==> flow/design.v <==
module button_edge (
    input  logic clk,
    input  logic reset_n,
    input  logic button_in,
    output logic button_pulse
);
    logic [1:0] sync;
    always_ff @(posedge clk or negedge reset_n) begin
        if (!reset_n)
            sync <= 2'b00;
        else
            sync <= {sync[0], button_in};
    end
    assign button_pulse = (sync[0] & ~sync[1]);
endmodule
module contador #(parameter WIDTH=8)(
	input logic clk,
	input logic reset_n,
	input logic enable,
	output logic [WIDTH-1:0] count,
	output logic overflow
);
	always_ff @(posedge clk or negedge reset_n) begin
		 if (!reset_n) begin
			  count <= '0;
			  overflow <= 1'b0;
		 end else begin
			  if (enable) begin
					if (count == {WIDTH{1'b1}}) begin
						 count <= '0;
						 overflow <= 1'b1;
					end else begin
						 count <= count + 1'b1;
						 overflow <= 1'b0;
					end
			  end else begin
					overflow <= 1'b0;
			  end
		 end
	end
endmodule
module problema_3 #(parameter WIDTH=6)(
    input  logic clk,
    input  logic reset_n,
    input  logic button,
    output logic [6:0] segments_units,
    output logic [6:0] segments_tens
);
    logic [WIDTH-1:0] count;
    logic overflow;
    logic button_pulse;
	 logic [3:0] units_digit;
    logic [3:0] tens_digit;
    button_edge debouncer (
        .clk(clk),
        .reset_n(reset_n), 
        .button_in(button),
        .button_pulse(button_pulse)
    );
    contador #(.WIDTH(WIDTH)) contador (
        .clk(clk),
        .reset_n(reset_n),
        .enable(button_pulse),
        .count(count),
        .overflow(overflow)
    );
	 always_comb begin
        if (count < 10) begin
            tens_digit = 4'b0000;
            units_digit = count[3:0];
        end else if (count < 20) begin
            tens_digit = 4'b0001;
            units_digit = count - 10;
        end else if (count < 30) begin
            tens_digit = 4'b0010;
            units_digit = count - 20;
        end else if (count < 40) begin
            tens_digit = 4'b0011;
            units_digit = count - 30;
        end else if (count < 50) begin
            tens_digit = 4'b0100;
            units_digit = count - 40;
        end else if (count < 60) begin
            tens_digit = 4'b0101;
            units_digit = count - 50;
        end else begin  
            tens_digit = 4'b0110;
            units_digit = count - 60;
        end
    end
   decoder_segmentos display_decenas (
        .data(tens_digit),
        .segments(segments_tens)
    );
	 decoder_segmentos display_unidades (
        .data(units_digit),
        .segments(segments_units)
    );
endmodule
module decoder_segmentos (
    input  logic [3:0] data,
    output logic [6:0] segments
);
    always_comb begin
        case (data)
				4'h0: segments = 7'b1000000;
				4'h1: segments = 7'b1111001;
				4'h2: segments = 7'b0100100;
				4'h3: segments = 7'b0110000;
				4'h4: segments = 7'b0011001;
				4'h5: segments = 7'b0010010;
				4'h6: segments = 7'b0000010;
				4'h7: segments = 7'b1111000;
				4'h8: segments = 7'b0000000;
				4'h9: segments = 7'b0010000;
				default: segments = 7'b1111111;  
			endcase
    end
endmodule
From RTL to reports: problema_3
The steps from the RTL of problema_3 to its reports follow in flow order. Lines are those of the file above, counted from 1. Operators carry their Yosys type and port widths (W data, S select, Z words). Cell names lack the library's common part. Not given: --

Top module: problema_3. Clock port: clk. Standard-cell library: sky130hd. Timing corner: tt_025C_1v80.

Word level
Counts by Yosys on the flattened word-level netlist (proc, flatten, opt, wreduce; memories kept). Register bits leave out memories and registers merged into their read ports (data or address); mux counts leave out enables and synchronous resets folded into registers. Print and check cells are left out. Cells with the same type and inputs are merged into one. Memory sizes are those after Yosys's memory passes, which may raise the word count (mostly to a power of two), join words into wider ones and drop unused or constant bits.

The entry for $add $sub $neg reads 7. For $lt $le $gt $ge the number is 6. Eq/ne operators: 1. For multiplexer cells the number is 13. Bitwise logic cells: 2.

Operators by type and width (number): $mux W4 (6); $lt A6 B6 Y1 const B (3); $sub A4 B4 Y4 const B (4); $lt A6 B5 Y1 const B (2); $mux W3 (4); $add A6 B1 Y6 const B (1); $lt A6 B4 Y1 const B (1); $eq A6 B6 Y1 const B (1); $mux W6 (1); $sub A4 B2 Y4 const B (1); $sub A4 B3 Y4 const B (1); $mux W2 (2); $and A1 B1 Y1 (1); $not A1 Y1 (1).

The entry for flip-flop bits (word level) reads 8. Under memory bits (read-only) stands 224. Under memories kept stands 2. The figure for input port bits is 3. Under output and inout port bits stands 14. Elaborated cells: 33.

Memories: (name not given) (words 16, width 7, rd ports 1, write ports 0, line 105) `case (data)`; (name not given) (words 16, width 7, rd ports 1, write ports 0, line 105).

Logic depth
Yosys ltp: most cells in a row. Word level: on the elaborated netlist, between registers, memories and ports. Mapped: between sequential cells and ports; inverters and the memories' decode and read muxes count.

Depth in word-level cells: 7. The entry for ABC_AREA reads 0. For gate-level depth with buffers the number is 10.

Netlist
Source: synth_stat.txt of the flow (Yosys; design flattened, memories mapped). It holds for the ABC_AREA given above (unset counts as 0); a run with the other value may have another netlist.

Cells by type (number): dfrtp_1 (8); ha_1 (14); nand2_1 (16); buf_6 (4); o21ai_0 (9); a21boi_4 (2); nand2b_1 (6); inv_1 (9); a2111oi_4 (1); a2bb2oi_4 (1); nand3_1 (5); buf_4 (3); o31ai_1 (3); a21oi_1 (4); mux2i_1 (2); o21ai_1 (4); nor2b_1 (3); xnor2_1 (2).

Other cell types: 32; their cells: 42.

Under cell count stands 138. Under synthesis area stands 1179.9 um2. The entry for area of sequential cells reads 200.2 um2. For flip-flops the number is 8. Under buffer cells stands 10.

The figures by module come from a second, unflattened synthesis with its own total; it is not the netlist above.

Under cells (unflattened synthesis) stands 147. The figure for area total of the unflattened synthesis is 1166.1 um2.

Rows give one instance, submodules left out.

Modules: decoder_segmentos (times used 2, cells 31, area 200.2 um2); problema_3 (times used 1, cells 53, area 389.1 um2); contador #(WIDTH=6) (times used 1, cells 29, area 312.8 um2); button_edge (times used 1, cells 3, area 63.8 um2).

Worst setup path after synthesis
Source: OpenSTA report_checks on the synthesized netlist (no wires, ideal clock, input and output delay 20% of the period each), path of least setup slack; recovery checks are left aside. Register names are those of the netlist, which keeps one name where synthesis merged equal registers.

Path type: register to output. From: reg contador.count[3]. To: out segments_units[1]. The entry for period reads 3.68 ns. Output delay: 0.736 ns. For time at the first pin the number is 0.000 ns. Under arrival stands 2.305 ns. Required time: 2.944 ns. Slack: 0.639 ns. The entry for delay of the path reads 2.305 ns. The figure for driving pins on the path is 11. The entry for buffers on the path reads 1. For synthesis period reached the number is 3.041 ns.

"delay of the path" is the arrival time less input delay plus setup time. At an output port there is no setup time. "driving pins on the path" counts driving pins, that of a launching flip-flop among them; a cell with two outputs on the path counts twice. "synthesis period reached" = period - worst setup slack (recovery checks aside). The figure is calculated, with input and output delays left at 20% of the set period. The rows between start and end are the longest chain of elaborated cells between them; the timing report does not say that the signal goes this way. Where chains are equally long, one stands for them. A line is the first line of the expression or statement that the cell stems from. Yosys adds cells for indexed reads and writes and turns some case tables into memories. The chain passes a memory read, where the word-level depth is cut; so it can be longer than that depth. A register here has more assigning lines than the two given.

Cells stage by stage: dfrtp_1 > buf_2 > inv_1 > ha_1 > nor2b_2 > o21ba_1 > a2bb2oi_4 > xnor2_2 > ha_1 > nor2b_1 > o21ai_1. The figure for cells in the longest elaborated chain is 8.

Ends and longest elaborated chain, after synthesis: start: declaration (line 20) `output logic [WIDTH-1:0] count,`; start: assignment (line 25) `count <= '0;`; start: assignment (line 33) `count <= count + 1'b1;`; $lt A6 B6 Y1 (line 83) `end else if (count < 60) begin`; $mux W4 (line 83); $mux W4 (line 80) `end else if (count < 50) begin`; $mux W4 (line 77) `end else if (count < 40) begin`; $mux W4 (line 74) `end else if (count < 30) begin`; $mux W4 (line 71) `end else if (count < 20) begin`; $mux W4 (line 68) `if (count < 10) begin`; $mem_v2 Z16 W7 (line 105) `case (data)`; end: declaration (line 46) `output logic [6:0] segments_units,`.

Timing after layout
Path of least setup slack in the final report of run A (OpenROAD, finished layout, wires in). Where an end is a register, its clock arrival counts in the times.

Path type: register to output. From: reg contador.count[2]. To: out segments_units[4]. The entry for period reads 2.67 ns. Output delay: 0.53 ns. For time at the first pin the number is 0.23 ns. Under arrival stands 2.49 ns. Required time: 2.14 ns. Slack: -0.35 ns. The figure for driving pins on the path is 11. The entry for buffers on the path reads 3.

The rows between start and end are the longest chain of elaborated cells between them; the timing report does not say that the signal goes this way. Where chains are equally long, one stands for them. The chain passes a memory read, where the word-level depth is cut; so it can be longer than that depth. A register here has more assigning lines than the two given.

Cells stage by stage: dfrtp_2 > clkinv_4 > ha_4 > a21boi_4 > o21ai_2 > a21o_1 > a221o_2 > buf_6 > buf_6 > a32oi_2 > buf_2. The figure for cells in the longest elaborated chain is 8.

Ends and longest elaborated chain, post-layout: start: declaration (line 20) `output logic [WIDTH-1:0] count,`; start: assignment (line 25) `count <= '0;`; start: assignment (line 33) `count <= count + 1'b1;`; $lt A6 B6 Y1 (line 83) `end else if (count < 60) begin`; $mux W4 (line 83); $mux W4 (line 80) `end else if (count < 50) begin`; $mux W4 (line 77) `end else if (count < 40) begin`; $mux W4 (line 74) `end else if (count < 30) begin`; $mux W4 (line 71) `end else if (count < 20) begin`; $mux W4 (line 68) `if (count < 10) begin`; $mem_v2 Z16 W7 (line 105) `case (data)`; end: declaration (line 46) `output logic [6:0] segments_units,`.

FLOW RESULTS
============

Settings and measured results of 2 stored flow runs for module problema_3 (sky130hd), not sorted in any way. The constraints put input and output delay at 20% of the set period each and load the outputs with 0.01 pF. By "clock period achieved" is meant the clock period of the run minus its worst setup slack. This is arithmetic on one report: input and output delays are still those of the set period (20% each). "worst setup path time" = time allowed to the worst setup path (clock period - input delay - output delay, where it has them) - its slack; a late launch clock adds to it, a late capture clock takes from it. "power consumption" rests on the timing tool's default activity at the inputs, not on a simulated workload.

Files of run A:
==> flow/run.sh <==
#!/bin/bash
# the make line also repeats the synthesis and layout settings of config.mk as NAME=value (left out here)
make -C /OpenROAD-flow-scripts/flow DESIGN_CONFIG=/design/flow/config.mk WORK_HOME=/design/flow/orfs CLKGATE_MAP_FILE= finish
==> flow/config.mk <==
export PLATFORM = sky130hd
export DESIGN_NAME = problema_3
export DESIGN_NICKNAME = problema_3
export VERILOG_FILES = /design/flow/design.v
export SDC_FILE = /design/flow/constraint.sdc
export NUM_CORES = 4
export LEC_CHECK = 0
export CAP_MARGIN = 20
export CORE_ASPECT_RATIO = 0.98
export CORE_MARGIN = 10
export CORE_UTILIZATION = 24
export CTS_CLUSTER_DIAMETER = 385
export GPL_TIMING_DRIVEN = 1
export PLACE_DENSITY_LB_ADDON = 0.14
export SETUP_SLACK_MARGIN = 0.46
export SLEW_MARGIN = 20
export TNS_END_PERCENT = 25
==> flow/constraint.sdc <==
create_clock -name core_clock -period 2.67 [get_ports {clk}]
set_input_delay 0.5340 -clock core_clock [delete_from_list [all_inputs] [get_ports {clk}]]
set_output_delay 0.5340 -clock core_clock [all_outputs]
set_load 0.01 [all_outputs]

Results of run A. The setup total negative slack comes to -2.399 ns. For the power consumption the run shows 3.164 mW. The worst setup path time comes to 2.49 ns. Critical path type: register to output. The worst-case hold slack comes to 0.362 ns. The measured clock period achieved is 3.022 ns. The worst setup slack after layout comes to -0.352 ns. The post-synthesis cell area is 1,179.9 um2. The die outline area stands at 8,120.7 um2. The std-cell area (final layout) comes to 2,047.0 um2.

Files of run B:
==> flow/run.sh <==
#!/bin/bash
# the make line also repeats the synthesis and layout settings of config.mk as NAME=value (left out here)
make -C /OpenROAD-flow-scripts/flow DESIGN_CONFIG=/design/flow/config.mk WORK_HOME=/design/flow/orfs CLKGATE_MAP_FILE= finish
==> flow/config.mk <==
export PLATFORM = sky130hd
export DESIGN_NAME = problema_3
export DESIGN_NICKNAME = problema_3
export VERILOG_FILES = /design/flow/design.v
export SDC_FILE = /design/flow/constraint.sdc
export NUM_CORES = 4
export LEC_CHECK = 0
export ABC_AREA = 1
export CAP_MARGIN = 20
export CORE_MARGIN = 2
export CORE_UTILIZATION = 49
export GPL_ROUTABILITY_DRIVEN = 0
export GPL_TIMING_DRIVEN = 1
export MAX_ROUTING_LAYER = met5
export MIN_ROUTING_LAYER = met2
export PLACE_DENSITY = 0.91
export SETUP_SLACK_MARGIN = 0.34
export SLEW_MARGIN = 20
export TNS_END_PERCENT = 55
==> flow/constraint.sdc <==
create_clock -name core_clock -period 3.06 [get_ports {clk}]
set_input_delay 0.6120 -clock core_clock [delete_from_list [all_inputs] [get_ports {clk}]]
set_output_delay 0.6120 -clock core_clock [all_outputs]
set_load 0.01 [all_outputs]

Results of run B. The setup total negative slack comes to 0.000 ns. For the power consumption the run shows 1.207 mW. The worst setup path time comes to 2.30 ns. Critical path type: register to output. The worst-case hold slack comes to 0.378 ns. The measured clock period achieved is 2.912 ns. The worst setup slack after layout comes to 0.148 ns. The post-synthesis cell area is 1,076.0 um2. The die outline area stands at 2,586.7 um2. The std-cell area (final layout) comes to 1,585.3 um2.
